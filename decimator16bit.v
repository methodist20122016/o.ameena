==> flow/design.v <==
`timescale 1ns / 1ps
module decimator16bit(CLK, VMOD, MODE, Q, timer, count);
input CLK, VMOD, MODE;
output reg [15:0]Q=1'b0;
output reg[15:0] count=1'b0, timer=1'b0;
always @(posedge CLK)
begin
timer = timer + 1'b1;
if(timer == 16'hffff && MODE == 1'b0)
Q <= count;
if(timer == 16'h8000 && MODE == 1'b1)
Q <= count;
end
always @(negedge CLK)
begin
if (timer == 16'hffff && MODE == 1'b0)
count = 16'h0000;
else if(timer == 16'h8000 && MODE == 1'b1)
count = 16'h0000;
else if(VMOD)
count = count + 1'b1;
end
endmodule
From RTL to reports: decimator16bit
What the tools print for decimator16bit, step after step.
Lines are those of the file above, counted from 1.
Operators carry their Yosys type and port widths (W data, S select, Z words).
Library cell names are shortened.
{ "inputs": {"design": "decimator16bit", "clock": "CLK", "cell_library": "sky130hd", "corner": "tt_025C_1v80"} }

Word-level counts
Yosys after proc, flatten, opt, wreduce and memory -nomap, before mapping. Memory bits, and registers merged into a memory's read port (data or address), are not among the register bits. Print and check cells are not counted. Equal cells are merged and count once.
{ "bits": {"regBits": 48, "input_bits": 3, "out_inout_bits": 48, "wordCells": 18} }
{ "op_classes": {"addsub": 2, "n_eq": 4, "n_mux": 2, "n_logic": 1, "reduce_and_logical": 6} }
{ "op_table": {"columns": ["op", "count"], "rows": [
  ["$eq A16 B16 Y1 const B", 4],
  ["$add A16 B1 Y16 const B", 2],
  ["$mux W16", 2],
  ["$logic_and A1 B1 Y1", 4],
  ["$reduce_bool A2 Y1", 1],
  ["$reduce_or A2 Y1", 1],
  ["$not A1 Y1", 1]
]} }

Depth
Longest topological path by Yosys (ltp), each cell counted once; first at word level (registers and memories cut), then after technology mapping (sequential cells cut; the memories' decode and read muxes count).
{ "depth": {"word_depth": 5, "abc_area": 0, "mapped_depth": 8, "depth_no_buf": 7} }

Mapped cells and area
Yosys stat after the flow's synthesis: flattened, memories mapped to cells. It holds for the ABC_AREA given above (unset counts as 0); a run with the other value may have another netlist.
The area totals of this step are shown rounded.
{ "synth_totals": {"cells": 200, "synth_area_mm2": 0.00213, "flip_flops": 48, "n_buf": 10} }
{ "by_type": {"columns": ["type", "count"], "rows": [
  ["dfxtp_1", 32],
  ["edfxtp_1", 16],
  ["xor2_1", 16],
  ["xnor2_1", 13],
  ["nor2_1", 25],
  ["nand3_1", 13],
  ["ha_1", 5],
  ["nand2_1", 13],
  ["nand4_4", 2],
  ["nor3_1", 8],
  ["nand4_1", 5],
  ["buf_4", 4],
  ["inv_1", 8],
  ["o41ai_2", 1],
  ["buf_2", 3],
  ["nand3b_1", 2],
  ["or4_1", 2],
  ["a31oi_1", 2]
]} }
Other cell types: 26; their cells: 30.

Add stored flow runs of decimator16bit

Top module decimator16bit; platform sky130hd; tools Yosys and OpenROAD; 2 stored runs in no particular order. Input and output delays are each 20% of the period that was set; the output load is 0.01 pF.
"power.total_mw" rests on the timing tool's default activity at the inputs, not on a simulated workload.
Results are given in rounded form.
[
  {
    "run": "flow run A",
    "settings": { "period_ns": 3.35, "CORE_UTILIZATION": 42, "SETUP_SLACK_MARGIN": 0.38, "PLACE_DENSITY": 0.62, "CELL_PAD_IN_SITES_GLOBAL_PLACEMENT": 1, "GPL_ROUTABILITY_DRIVEN": 1, "CTS_CLUSTER_SIZE": 61, "CAP_MARGIN": 20, "SLEW_MARGIN": 35, "CORE_MARGIN": 2 },
    "results": { "design.die.area_mm2": 0.00567, "hold_ws_ps": 590, "yosys_chip_area_mm2": 0.00213, "final_stdcell_area_mm2": 0.00327, "fin_ws_ps": 67, "setupTns_ps": 0, "power.total_mw": 1.05 }
  },
  {
    "run": "flow run B",
    "settings": { "period_ns": 5.74, "CORE_UTILIZATION": 19, "CAP_MARGIN": 20, "CORE_MARGIN": 2, "SLEW_MARGIN": 20 },
    "results": { "design.die.area_mm2": 0.0121, "hold_ws_ps": 517, "yosys_chip_area_mm2": 0.00213, "final_stdcell_area_mm2": 0.00294, "fin_ws_ps": 301, "setupTns_ps": 0, "power.total_mw": 0.617 }
  }
]
